==> flow/design.v <==
module multiplier #(parameter N=5) (
    input clk,
    input rstn,  
    input start,  
    input [N-1:0] multiplier_in,
    input [N-1:0] multiplicand_in,
    output reg [2*N-1:0] product
);
    reg [2*N-1:0] product_temp;
    reg state;
    reg previousBit;
    reg [N-1:0] multiplicand_reg;
    reg [7:0] counter;
    always @(posedge clk, negedge rstn) begin
        if (!rstn) state <= 1'b0; 
        else begin
            case (state)
            1'b0: if (start) begin  
                multiplicand_reg <= multiplicand_in;
                product_temp <= {{N{1'b0}}, multiplier_in};
                counter <= 8'b0;
                previousBit <= 1'b0;
                state <= 1'b1;
            end
            1'b1: if (!start) begin  
                if (counter < N) begin
                    if (~product_temp[0] & previousBit) begin
                        previousBit <= product_temp[0];
                        product_temp = product_temp + {multiplicand_reg, {N{1'b0}}};
                        product_temp = {product_temp[2*N-1:0], product_temp[2*N-1:1]};
                    end else if (product_temp[0] & ~previousBit) begin
                        previousBit <= product_temp[0];
                        product_temp = product_temp - {multiplicand_reg, {N{1'b0}}};
                        product_temp = {product_temp[2*N-1:0], product_temp[2*N-1:1]};
                    end else begin
                        previousBit <= product_temp[0];
                        product_temp <= {product_temp[2*N-1:0], product_temp[2*N-1:1]};
                    end
                    counter <= counter + 1;
                end else begin
                    product <= product_temp;
                    state <= 1'b0;
                end
            end else state <= 1'b0;
        endcase
        end
    end
endmodule
# [Tool chain data of multiplier]
# The steps from the RTL of multiplier to its reports follow in flow order.
# Lines are those of the file above, counted from 1.
# Operators carry their Yosys type and port widths (W data, S select, Z words).
# Library cell names are shortened.
# Not given: --
[inputs] design="multiplier" clock_port="clk" cell_library="sky130hd" lib_corner="tt_025C_1v80"

# [Word level]
# Source: Yosys, flattened and elaborated, memories not mapped. Widths are those after wreduce. Registers that Yosys merges into a memory's read port (data or address) are not register bits. Print and check cells do not count. Equal cells are merged and count once.
[bits] ff_bits=35 in_bits=13 output_inout_bits=10 elab_cells=41
[classes] n_addsub=3 compare=1 n_eq=3 mux=18 bitwise=7 reduce_and_logical=3
[ops] operator="$mux W10" count=5
[ops] operator="$mux W8" count=3
[ops] operator="$pmux W10 S2" count=1
[ops] operator="$pmux W8 S2" count=1
[ops] operator="$add A10 B10 Y10" count=1
[ops] operator="$sub A10 B10 Y10" count=1
[ops] operator="$reduce_and A4 Y1" count=2
[ops] operator="$add A8 B1 Y8 const B" count=1
[ops] operator="$lt A8 B3 Y1 const B" count=1
[ops] operator="$mux W1" count=6
[ops] operator="$not A1 Y1" count=5
[ops] operator="$ne A2 B2 Y1 const B" count=2
[ops] operator="$pmux W1 S2" count=2
[ops] operator="$reduce_and A3 Y1" count=1
[ops] operator="$and A1 B1 Y1" count=2
[ops] operator="$ne A2 B1 Y1 const B" count=1

# [Logic depth]
# Depth = most cells in a row (Yosys ltp): at word level without a register or memory, in the mapped netlist without a sequential cell, where the memories' decode and read muxes count.
[depth] ltp_word=7 abc_area=0 ltp_mapped=8 ltp_nobuf=8

# [After synthesis]
# The flow's flattened synthesis, as Yosys stat reports it; memories are mapped. The netlist is that of the ABC_AREA named above (0 if unset); the other value can give another one.
[mapped] mapped_cells=145 area_mm2=0.0018318 ffs=34 n_buf=7
[by_type] type="edfxtp_1" count=33
[by_type] type="ha_1" count=10
[by_type] type="xnor2_1" count=7
[by_type] type="and2_1" count=9
[by_type] type="mux2_2" count=5
[by_type] type="fa_1" count=2
[by_type] type="inv_1" count=10
[by_type] type="nor2b_1" count=5
[by_type] type="mux2i_1" count=3
[by_type] type="dfrtp_1" count=1
[by_type] type="nand2b_1" count=4
[by_type] type="nand3_1" count=5
[by_type] type="nand2_1" count=6
[by_type] type="a31oi_1" count=3
[by_type] type="and3_1" count=3
[by_type] type="nor4b_1" count=2
[by_type] type="xor2_1" count=2
[by_type] type="o41ai_2" count=1
# Not listed: further types 21, cells in them 34.

# [Path before layout]
# OpenSTA on the mapped netlist: ideal clock, no wires. The path of least setup slack (recovery checks aside). Input and output delay are each 20% of the period. Register names are those of the netlist, which keeps one name where synthesis merged equal registers.
[synth_path] kind="register to register" startpoint="reg counter[7]" endpoint="reg counter[0]" period_ns=2.35 setup_ns=0.376 launch_ns=0.000 arrival_time_ns=1.751 required_time_ns=1.974 slack_ns=0.223 path_delay_ns=2.127 stages=4 path_buffers=0 synth_period_reached_ns=2.127
# "path_delay_ns" is the arrival time less input delay plus setup time.
# "stages": output pins that drive a net of the path, with the launching flip-flop's if there is one; two outputs of one cell count as two.
# "synth_period_reached_ns" = period - worst setup slack (recovery checks aside). The figure is calculated, with input and output delays left at 20% of the set period.
# Between the ends stands the longest chain of elaborated cells between them, by number of cells; it is not shown to be the way that was timed. Of several equally long chains one is given.
# Each line given opens the expression or statement behind the cell; cells for indexed reads and writes are added by Yosys, which also makes memories of some case tables.
# The path ends at the enable pin of a flip-flop; only ways to that pin are counted.
[synth_between] path_cell_list="edfxtp_1 > or4_4 > o41ai_2 > and2_1" elab_chain_len=3 cells_between=3 cone_lines=1 classes_between="compare: 1; eq/ne: 1; reduce/logical: 1"
[synth_lines] item="start: declaration" line=13 text="reg [7:0] counter;"
[synth_lines] item="start: assignment" line=21 text="counter <= 8'b0;"
[synth_lines] item="start: assignment" line=39 text="counter <= counter + 1;"
[synth_lines] item="$lt A8 B3 Y1" line=26 text="if (counter < N) begin"
[synth_lines] item="$ne A2 B1 Y1"
[synth_lines] item="$reduce_and A4 Y1"
[synth_lines] item="end: assignment" line=21
[synth_lines] item="end: assignment" line=39
[synth_lines] item="end: declaration" line=13

# [Worst path after layout]
# From the final timing report of flow run 1: the path of least setup slack in the routed layout; clock arrival at registers is part of the times.
[layout_path] kind="register to register" startpoint="reg (name not given)" endpoint="reg (name not given)" period_ns=3.29 setup_ns=0.27 launch_ns=0.28 arrival_time_ns=2.12 required_time_ns=3.31 slack_ns=1.19 stages=6 path_buffers=0
# Between the ends stands the longest chain of elaborated cells between them, by number of cells; it is not shown to be the way that was timed. Of several equally long chains one is given.
[layout_between] path_cell_list="edfxtp_1 > ha_1 > nand2b_1 > nor4b_1 > a2111oi_0 > a21boi_0" elab_chain_len=6 cells_between=7 cone_lines=7 classes_between="add/sub: 2; mux: 5"
[layout_lines] item="start: declaration" line=9
[layout_lines] item="start: assignment" line=20
[layout_lines] item="start: assignment" line=29
[layout_lines] item="$sub A10 B10 Y10" line=33
[layout_lines] item="$mux W10" line=31
[layout_lines] item="$mux W10" line=27
[layout_lines] item="$mux W10" line=26 text="if (counter < N) begin"
[layout_lines] item="$mux W10" line=25 text="1'b1: if (!start) begin"
[layout_lines] item="$pmux W10 S2" line=17 text="case (state)"
[layout_lines] item="end: assignment" line=20
[layout_lines] item="end: assignment" line=29
[layout_lines] item="end: declaration" line=9

Memo
Re: implementation data of multiplier

Record of 2 stored runs of the RTL-to-layout flow on multiplier, platform sky130hd. The runs are unordered. Constraints: input delay and output delay 20% of the set period each, output load 0.01 pF.
"achieved clock period" means the clock period less the worst setup slack. The figure is calculated, with input and output delays left at 20% of the set period.
"worst setup path time" means the part of the period allowed to the worst setup path (the constraints hold back 20% at inputs and 20% at outputs) less its slack; where the path has registers, the arrival times of their clocks count too.
"power" rests on the timing tool's default activity at the inputs, not on a simulated workload.
[flow run 1] settings: period_ns=3.29, CORE_UTILIZATION=32, PLACE_DENSITY=0.55, CELL_PAD_IN_SITES_DETAIL_PLACEMENT=1, GPL_TIMING_DRIVEN=1, GPL_ROUTABILITY_DRIVEN=1, CTS_CLUSTER_SIZE=80, MIN_ROUTING_LAYER=met2, CAP_MARGIN=20, CORE_MARGIN=2, SLEW_MARGIN=20
[flow run 1] result: chip area after synthesis (Yosys) 0.0018318 mm², die area 0.0063457 mm², standard-cell area of the final layout 0.0022121 mm², utilization 40.2 %, worst setup slack after layout 1.191 ns, total negative slack 0.000 ns, power 0.9151 mW, achieved clock period 2.099 ns, worst setup path time 2.10 ns, worst setup path kind register to register
[flow run 2] settings: period_ns=1.27, CAP_MARGIN=20, CORE_MARGIN=2, CORE_UTILIZATION=40, SLEW_MARGIN=20
[flow run 2] result: chip area after synthesis (Yosys) 0.0018318 mm², die area 0.0051366 mm², standard-cell area of the final layout 0.0028665 mm², utilization 65.4 %, worst setup slack after layout -0.651 ns, total negative slack -19.626 ns, power 2.777 mW, achieved clock period 1.921 ns, worst setup path time 1.92 ns, worst setup path kind register to register
